==> flow/design.v <==
`timescale 1ns / 1ps
module lab10(
    input  clk,
    input  reset_n,
    input  [3:0] usr_btn,
    input  [3:0] usr_sw,
    output [3:0] usr_led,
    output VGA_HSYNC,
    output VGA_VSYNC,
    output [3:0] VGA_RED,
    output [3:0] VGA_GREEN,
    output [3:0] VGA_BLUE
);
localparam VBUF_W = 320;
localparam VBUF_H = 240;
localparam F0_W = 64;
localparam F0_H = 32;
localparam F0_FRAMES = 8;
localparam F0_PIX_PER_FRAME = F0_W * F0_H;
localparam F1_W = 64;
localparam F1_H = 44;
localparam F1_FRAMES = 4;
localparam F1_PIX_PER_FRAME = F1_W * F1_H;
localparam F2_W = 64;
localparam F2_H = 72;
localparam F2_FRAMES = 4;
localparam F2_PIX_PER_FRAME = F2_W * F2_H;
localparam BG_PIX   = VBUF_W * VBUF_H;
localparam RAM0_SIZE = BG_PIX + F0_PIX_PER_FRAME * F0_FRAMES;
localparam RAM1_SIZE = F1_PIX_PER_FRAME * F1_FRAMES;
localparam RAM2_SIZE = F2_PIX_PER_FRAME * F2_FRAMES;
localparam GREEN_KEY = 12'h0f0;
wire vga_clk;
wire video_on, pixel_tick;
wire [9:0] pixel_x, pixel_y;
clk_divider #(.divider(2)) clk_div(
    .clk(clk),
    .reset(~reset_n),
    .clk_out(vga_clk)
);
vga_sync vga0(
    .clk(vga_clk),
    .reset(~reset_n),
    .oHS(VGA_HSYNC),
    .oVS(VGA_VSYNC),
    .visible(video_on),
    .p_tick(pixel_tick),
    .pixel_x(pixel_x),
    .pixel_y(pixel_y)
);
wire        sram_we  = usr_btn[3];
wire        sram_en  = 1'b1;
wire [11:0] data_in  = 12'h000;
reg [17:0] bg_addr;
reg [17:0] f0_addr;
reg [17:0] f1_addr;
reg [17:0] f2_addr;
wire [11:0] bg_color;
wire [11:0] f0_color;
wire [11:0] f1_color;
wire [11:0] f2_color;
wire [11:0] dummy1, dummy2;
sram #(
    .DATA_WIDTH(12),
    .ADDR_WIDTH(18),
    .RAM_SIZE(RAM0_SIZE),
    .FILE("image.mem")
) ram0 (
    .clk(clk),
    .we(sram_we),
    .en(sram_en),
    .addr(bg_addr),
    .addr1(f0_addr),
    .addr2(18'd0),
    .data_i(data_in),
    .data_o(bg_color),
    .data_o1(f0_color)
);
sram #(
    .DATA_WIDTH(12),
    .ADDR_WIDTH(18),
    .RAM_SIZE(RAM1_SIZE),
    .FILE("fish1.mem")
) ram1 (
    .clk(clk),
    .we(sram_we),
    .en(sram_en),
    .addr(f1_addr),
    .addr1(18'd0),
    .addr2(18'd0),
    .data_i(data_in),
    .data_o(f1_color),
    .data_o1(dummy1)
);
sram #(
    .DATA_WIDTH(12),
    .ADDR_WIDTH(18),
    .RAM_SIZE(RAM2_SIZE),
    .FILE("fish2.mem")
) ram2 (
    .clk(clk),
    .we(sram_we),
    .en(sram_en),
    .addr(f2_addr),
    .addr1(18'd0),
    .addr2(18'd0),
    .data_i(data_in),
    .data_o(f2_color),
    .data_o1(dummy2)
);
reg [31:0] anim_clk;
reg [9:0] f0_x, f0_y;
reg [9:0] f1_x, f1_y;
reg [9:0] f2_x, f2_y;
reg f0_dir, f1_dir, f2_dir;
wire f0_horizontal = usr_sw[0];
wire f1_horizontal = usr_sw[1];
wire f2_horizontal = usr_sw[2];
localparam SPEED0 = 20'd800000;
localparam SPEED1 = 20'd600000;
localparam SPEED2 = 20'd500000;
reg [19:0] speed_cnt0, speed_cnt1, speed_cnt2;
wire [2:0] btn_push;
de_bouncing db0(
    .clk(clk),
    .button_click(usr_btn[0]),
    .button_output(btn_push[0])
);
de_bouncing db1(
    .clk(clk),
    .button_click(usr_btn[1]),
    .button_output(btn_push[1])
);
de_bouncing db2(
    .clk(clk),
    .button_click(usr_btn[2]),
    .button_output(btn_push[2])
);
reg [2:0] btn_prev;
wire btn0_pressed = btn_push[0] && !btn_prev[0];
wire btn1_pressed = btn_push[1] && !btn_prev[1];
wire btn2_pressed = btn_push[2] && !btn_prev[2];
always @(posedge clk or negedge reset_n) begin
    if (!reset_n) begin
        anim_clk   <= 0;
        speed_cnt0 <= 0;
        speed_cnt1 <= 0;
        speed_cnt2 <= 0;
        btn_prev   <= 3'b0;
        f0_x   <= 10'd0;
        f0_y   <= 10'd80;
        f0_dir <= 1'b0;
        f1_x   <= 10'd150;
        f1_y   <= 10'd68;
        f1_dir <= 1'b0;
        f2_x   <= 10'd0;
        f2_y   <= 10'd150;
        f2_dir <= 1'b0;
    end 
    else begin
        anim_clk <= anim_clk + 1;
        btn_prev <= btn_push;
        if (btn0_pressed)
            f0_dir <= ~f0_dir;
        speed_cnt0 <= speed_cnt0 + 1;
        if (speed_cnt0 >= SPEED0) begin
            speed_cnt0 <= 0;
            if (f0_horizontal) begin
                if (f0_dir == 0) begin
                    if (f0_x >= VBUF_W - F0_W)
                        f0_dir <= 1;
                    else
                        f0_x <= f0_x + 1;
                end
                else begin
                    if (f0_x == 0)
                        f0_dir <= 0;
                    else
                        f0_x <= f0_x - 1;
                end
            end
            else begin
                if (f0_dir == 0) begin
                    if (f0_y >= VBUF_H - F0_H)
                        f0_dir <= 1;
                    else
                        f0_y <= f0_y + 1;
                end
                else begin
                    if (f0_y == 0)
                        f0_dir <= 0;
                    else
                        f0_y <= f0_y - 1;
                end
            end
        end
        if (btn1_pressed)
            f1_dir <= ~f1_dir;
        speed_cnt1 <= speed_cnt1 + 1;
        if (speed_cnt1 >= SPEED1) begin
            speed_cnt1 <= 0;
            if (f1_horizontal) begin
                if (f1_dir == 0) begin
                    if (f1_x >= VBUF_W - F1_W)
                        f1_dir <= 1;
                    else
                        f1_x <= f1_x + 1;
                end
                else begin
                    if (f1_x == 0)
                        f1_dir <= 0;
                    else
                        f1_x <= f1_x - 1;
                end
            end
            else begin
                if (f1_dir == 0) begin
                    if (f1_y >= VBUF_H - F1_H)
                        f1_dir <= 1;
                    else
                        f1_y <= f1_y + 1;
                end
                else begin
                    if (f1_y == 0)
                        f1_dir <= 0;
                    else
                        f1_y <= f1_y - 1;
                end
            end
        end
        if (btn2_pressed)
            f2_dir <= ~f2_dir;
        speed_cnt2 <= speed_cnt2 + 1;
        if (speed_cnt2 >= SPEED2) begin
            speed_cnt2 <= 0;
            if (f2_horizontal) begin
                if (f2_dir == 0) begin
                    if (f2_x >= VBUF_W - F2_W)
                        f2_dir <= 1;
                    else
                        f2_x <= f2_x + 1;
                end
                else begin
                    if (f2_x == 0)
                        f2_dir <= 0;
                    else
                        f2_x <= f2_x - 1;
                end
            end
            else begin
                if (f2_dir == 0) begin
                    if (f2_y >= VBUF_H - F2_H)
                        f2_dir <= 1;
                    else
                        f2_y <= f2_y + 1;
                end
                else begin
                    if (f2_y == 0)
                        f2_dir <= 0;
                    else
                        f2_y <= f2_y - 1;
                end
            end
        end
    end
end
wire fish0_on = (pixel_y >= (f0_y << 1)) &&
                (pixel_y <  ((f0_y + F0_H) << 1)) &&
                (pixel_x >= (f0_x << 1)) &&
                (pixel_x <  ((f0_x + F0_W) << 1));
wire fish1_on = (pixel_y >= (f1_y << 1)) &&
                (pixel_y <  ((f1_y + F1_H) << 1)) &&
                (pixel_x >= (f1_x << 1)) &&
                (pixel_x <  ((f1_x + F1_W) << 1));
wire fish2_on = (pixel_y >= (f2_y << 1)) &&
                (pixel_y <  ((f2_y + F2_H) << 1)) &&
                (pixel_x >= (f2_x << 1)) &&
                (pixel_x <  ((f2_x + F2_W) << 1));
wire any_fish_on = fish0_on | fish1_on | fish2_on;
wire [2:0] f0_frame = anim_clk[25:23];
wire [1:0] f1_frame = anim_clk[24:23];
wire [1:0] f2_frame = anim_clk[24:23];
wire [9:0] f0_sx_raw = (pixel_x >> 1) - f0_x;
wire [9:0] f0_sy_raw = (pixel_y >> 1) - f0_y;
wire [9:0] f1_sx_raw = (pixel_x >> 1) - f1_x;
wire [9:0] f1_sy_raw = (pixel_y >> 1) - f1_y;
wire [9:0] f2_sx_raw = (pixel_x >> 1) - f2_x;
wire [9:0] f2_sy_raw = (pixel_y >> 1) - f2_y;
wire [9:0] f0_sx_flip = (f0_horizontal && f0_dir) ? (F0_W - 1 - f0_sx_raw) : f0_sx_raw;
wire [9:0] f1_sx_flip = (f1_horizontal && f1_dir) ? (F1_W - 1 - f1_sx_raw) : f1_sx_raw;
wire [9:0] f2_sx_flip = (f2_horizontal && !f2_dir) ? (F2_W - 1 - f2_sx_raw) : f2_sx_raw;
always @(posedge clk or negedge reset_n) begin
    if (!reset_n) begin
        bg_addr <= 0;
        f0_addr <= 0;
        f1_addr <= 0;
        f2_addr <= 0;
    end 
    else begin
        bg_addr <= (pixel_y >> 1) * VBUF_W + (pixel_x >> 1);
        if (fish0_on)
            f0_addr <= BG_PIX + f0_frame * F0_PIX_PER_FRAME + f0_sy_raw * F0_W + f0_sx_flip;
        else
            f0_addr <= BG_PIX;
        if (fish1_on)
            f1_addr <= f1_frame * F1_PIX_PER_FRAME + f1_sy_raw * F1_W + f1_sx_flip;
        else
            f1_addr <= 0;
        if (fish2_on)
            f2_addr <= f2_frame * F2_PIX_PER_FRAME + f2_sy_raw * F2_W + f2_sx_flip;
        else
            f2_addr <= 0;
    end
end
reg [11:0] rgb_reg, rgb_next;
assign {VGA_RED, VGA_GREEN, VGA_BLUE} = rgb_reg;
wire f0_transparent = (f0_color == GREEN_KEY);
wire f1_transparent = (f1_color == GREEN_KEY);
wire f2_transparent = (f2_color == GREEN_KEY);
always @(posedge vga_clk or negedge reset_n) begin
    if (!reset_n)
        rgb_reg <= 12'h000;
    else if (pixel_tick)
        rgb_reg <= rgb_next;
end
always @(*) begin
    if (!video_on)
        rgb_next = 12'h000;
    else if (fish0_on && !f0_transparent)
        rgb_next = f0_color;
    else if (fish1_on && !f1_transparent)
        rgb_next = f1_color;
    else if (fish2_on && !f2_transparent)
        rgb_next = f2_color;
    else
        rgb_next = bg_color;
end
assign usr_led[0] = f0_dir;
assign usr_led[1] = f1_dir;
assign usr_led[2] = f2_dir;
assign usr_led[3] = any_fish_on;
endmodule
module de_bouncing(
    input clk,
    input button_click,
    output reg button_output
);
reg [20:0] timer2;
reg button_stable;
always @(posedge clk) begin
    if (button_click == 1) begin
        if (timer2 < 21'd1000000)
            timer2 <= timer2 + 1;
        else
            button_stable <= 1;
    end
    else begin
        timer2 <= 0;
        button_stable <= 0;
    end
    button_output <= button_stable;
end
endmodule
[Tool chain data of de_bouncing]
Tool output for the design above, in the order of the flow.
Line numbers count from 1 in the design file above.
Library cell names are shortened.
Not given: --
Design
  top: de_bouncing
  clock port: clk
  standard-cell library: sky130hd
  corner: tt_025C_1v80

[Word level]
Counts by Yosys on the flattened word-level netlist (proc, flatten, opt, wreduce; memories kept). Register bits leave out memories and registers merged into their read ports (data or address); mux counts leave out enables and synchronous resets folded into registers. Print and check cells are left out. Cells with the same type and inputs are merged into one.
Operators by class
  $add $sub $neg: 1
  order comparisons: 1
Operators by type and width (number)
  adder 21 x 1 -> 21 bit with constant B: 1
  < comparator 21 x 20 -> 1 bit with constant B: 1
Word-level totals
  output and inout port bits: 1
  input bits: 2
  register bits after elaboration: 23
  word-level cells: 5

[Logic depth]
Depth = most cells in a row (Yosys ltp): at word level without a register or memory, in the mapped netlist without a sequential cell, where the memories' decode and read muxes count.
Logic depth
  depth in word-level cells: 1
  ABC_AREA: 0
  mapped depth: 5

[Mapped cells and area]
The flow's flattened synthesis, as Yosys stat reports it; memories are mapped. The netlist is that of the ABC_AREA named above (0 if unset); the other value can give another one.
Cells by type
  dfxtp_1: number 23, total area 460.442 um^2
  mux2i_1: number 13, total area 130.125 um^2
  nand2_1: number 22, total area 82.579 um^2
  a21oi_1: number 15, total area 75.072 um^2
  nand2b_1: number 12, total area 75.072 um^2
  nand4_1: number 6, total area 37.536 um^2
  nand3_1: number 6, total area 30.029 um^2
  o31ai_1: number 4, total area 30.029 um^2
  or4_1: number 3, total area 22.522 um^2
  nand4_4: number 1, total area 21.27 um^2
  and4_1: number 2, total area 17.517 um^2
  a2111oi_2: number 1, total area 15.014 um^2
  a211oi_1: number 2, total area 15.014 um^2
  buf_2: number 3, total area 15.014 um^2
  nor3_1: number 3, total area 15.014 um^2
  o21ai_0: number 3, total area 15.014 um^2
  and2_1: number 2, total area 12.512 um^2
  ha_1: number 1, total area 12.512 um^2
Not listed: further types 13, cells in them 19.
Synthesis totals
  synthesis area: 1199.9 um^2
  sequential area: 460.4 um^2
  standard cells after synthesis: 141
  mapped flip-flops: 23

[Worst setup path after synthesis]
Path of least setup slack by OpenSTA after synthesis, without wires, with an ideal clock, recovery checks aside; 20% of the period is set as input and as output delay. Where synthesis merged equal registers, the netlist keeps one of their names.
Path post-synthesis
  path kind: flip-flop to flip-flop
  start point: reg timer2[6]
  end point: reg timer2[14]
  clock period: 1.76 ns
  path delay: 1.472 ns
  driving pins on the path: 5
  setup slack: 0.288 ns
  required time: 1.688 ns
  setup time: 0.072 ns
  launch time at the first pin: 0.000 ns
  data arrival time: 1.400 ns
  buffers on the path: 0
  synthesis period reached: 1.472 ns
"path delay" is the arrival time less input delay plus setup time.
"driving pins on the path" counts driving pins, that of a launching flip-flop among them; a cell with two outputs on the path counts twice.
"synthesis period reached" = period - worst setup slack (recovery checks aside). The figure is calculated, with input and output delays left at 20% of the set period.
The rows between start and end are the longest chain of elaborated cells between them; the timing report does not say that the signal goes this way. Where chains are equally long, one stands for them.
Each line given opens the expression or statement behind the cell; cells for indexed reads and writes are added by Yosys, which also makes memories of some case tables.
Between the ends, post-synthesis
  cells stage by stage: dfxtp_1 -> o31ai_1 -> nand4_1 -> a2111oi_2 -> mux2i_1
  length of the longest elaborated chain: 1
RTL lines, path post-synthesis
  start, declared: line 348  | reg [20:0] timer2;
  start, assigned: line 353  | timer2 <= timer2 + 1;
  start, assigned: line 358  | timer2 <= 0;
  adder 21 x 1 -> 21 bit: line 353
  end, assigned: line 353
  end, assigned: line 358
  end, declared: line 348

[Timing after layout]
Path of least setup slack in the final report of flow run A (OpenROAD, finished layout, wires in). Where an end is a register, its clock arrival counts in the times.
Path after layout
  path kind: flip-flop to flip-flop
  start point: reg timer2[7]
  end point: reg timer2[14]
  setup time: 0.07 ns
  clock period: 1.33 ns
  data arrival time: 1.77 ns
  driving pins on the path: 6
  buffers on the path: 1
  required time: 1.57 ns
  setup slack: -0.21 ns
  launch time at the first pin: 0.30 ns
The rows between start and end are the longest chain of elaborated cells between them; the timing report does not say that the signal goes this way. Where chains are equally long, one stands for them.
Between the ends, after layout
  cells stage by stage: dfxtp_4 -> o31ai_4 -> nand4_1 -> buf_4 -> a2111oi_4 -> mux2i_1
  length of the longest elaborated chain: 1
RTL lines, path after layout
  start, declared: line 348  | reg [20:0] timer2;
  start, assigned: line 353  | timer2 <= timer2 + 1;
  start, assigned: line 358  | timer2 <= 0;
  adder 21 x 1 -> 21 bit: line 353
  end, assigned: line 353
  end, assigned: line 358
  end, declared: line 348

Hand-over note for de_bouncing

de_bouncing through Yosys and OpenROAD on sky130hd: 2 stored runs, unordered, with their settings and measured results. The constraints put input and output delay at 20% of the set period each and load the outputs with 0.01 pF.
"achieved clock period (ns)" is the run's clock period less its worst setup slack. It is reckoned from that one timing run; input and output delays stay at 20% of the period that was set.
"worst setup path time (ns)": the worst setup path's part of the clock period (all of it between registers, 20% less for each end at a port) less its slack. A launch clock that arrives late makes it longer, a capture clock that arrives late makes it shorter.
"finish__power__total" is the tool's figure for a default switching activity; nothing was simulated.

Flow files of flow run A
==> flow/run.sh <==
#!/bin/bash
# the make line also repeats the synthesis and layout settings of config.mk as NAME=value (left out here)
make -C /OpenROAD-flow-scripts/flow DESIGN_CONFIG=/design/flow/config.mk WORK_HOME=/design/flow/orfs CLKGATE_MAP_FILE= finish
==> flow/config.mk <==
export PLATFORM = sky130hd
export DESIGN_NAME = de_bouncing
export DESIGN_NICKNAME = de_bouncing
export VERILOG_FILES = /design/flow/design.v
export SDC_FILE = /design/flow/constraint.sdc
export NUM_CORES = 4
export LEC_CHECK = 0
export CAP_MARGIN = 20
export CORE_MARGIN = 2
export CORE_UTILIZATION = 40
export SLEW_MARGIN = 20
==> flow/constraint.sdc <==
create_clock -name core_clock -period 1.33 [get_ports {clk}]
set_input_delay 0.2660 -clock core_clock [delete_from_list [all_inputs] [get_ports {clk}]]
set_output_delay 0.2660 -clock core_clock [all_outputs]
set_load 0.01 [all_outputs]

report of flow run A
yosys chip area after synthesis (um^2): 1199.9
finish__design__die__area: 3453.9
finish__design__instance__area__stdcell: 1953.1
finish__design__instance__utilization: 0.6963
finish__timing__setup__ws: -0.208
finish__timing__setup__tns: -2.309
finish__timing__hold__ws: 0.370
finish__power__total: 1.104e-03
achieved clock period (ns): 1.538
worst setup path time (ns): 1.54
worst setup path kind: flip-flop to flip-flop

Flow files of flow run B
==> flow/run.sh <==
#!/bin/bash
# the make line also repeats the synthesis and layout settings of config.mk as NAME=value (left out here)
make -C /OpenROAD-flow-scripts/flow DESIGN_CONFIG=/design/flow/config.mk WORK_HOME=/design/flow/orfs CLKGATE_MAP_FILE= finish
==> flow/config.mk <==
export PLATFORM = sky130hd
export DESIGN_NAME = de_bouncing
export DESIGN_NICKNAME = de_bouncing
export VERILOG_FILES = /design/flow/design.v
export SDC_FILE = /design/flow/constraint.sdc
export NUM_CORES = 4
export LEC_CHECK = 0
export ABC_AREA = 0
export CAP_MARGIN = 20
export CELL_PAD_IN_SITES_GLOBAL_PLACEMENT = 2
export CORE_ASPECT_RATIO = 0.73
export CORE_MARGIN = 4
export CORE_UTILIZATION = 69
export GPL_ROUTABILITY_DRIVEN = 1
export GPL_TIMING_DRIVEN = 1
export MIN_ROUTING_LAYER = met2
export PLACE_DENSITY_LB_ADDON = 0.21
export SETUP_SLACK_MARGIN = -0.13
export SLEW_MARGIN = 20
==> flow/constraint.sdc <==
create_clock -name core_clock -period 1.58 [get_ports {clk}]
set_input_delay 0.3160 -clock core_clock [delete_from_list [all_inputs] [get_ports {clk}]]
set_output_delay 0.3160 -clock core_clock [all_outputs]
set_load 0.01 [all_outputs]

report of flow run B: did not finish, place, FLW-0024

End of note.
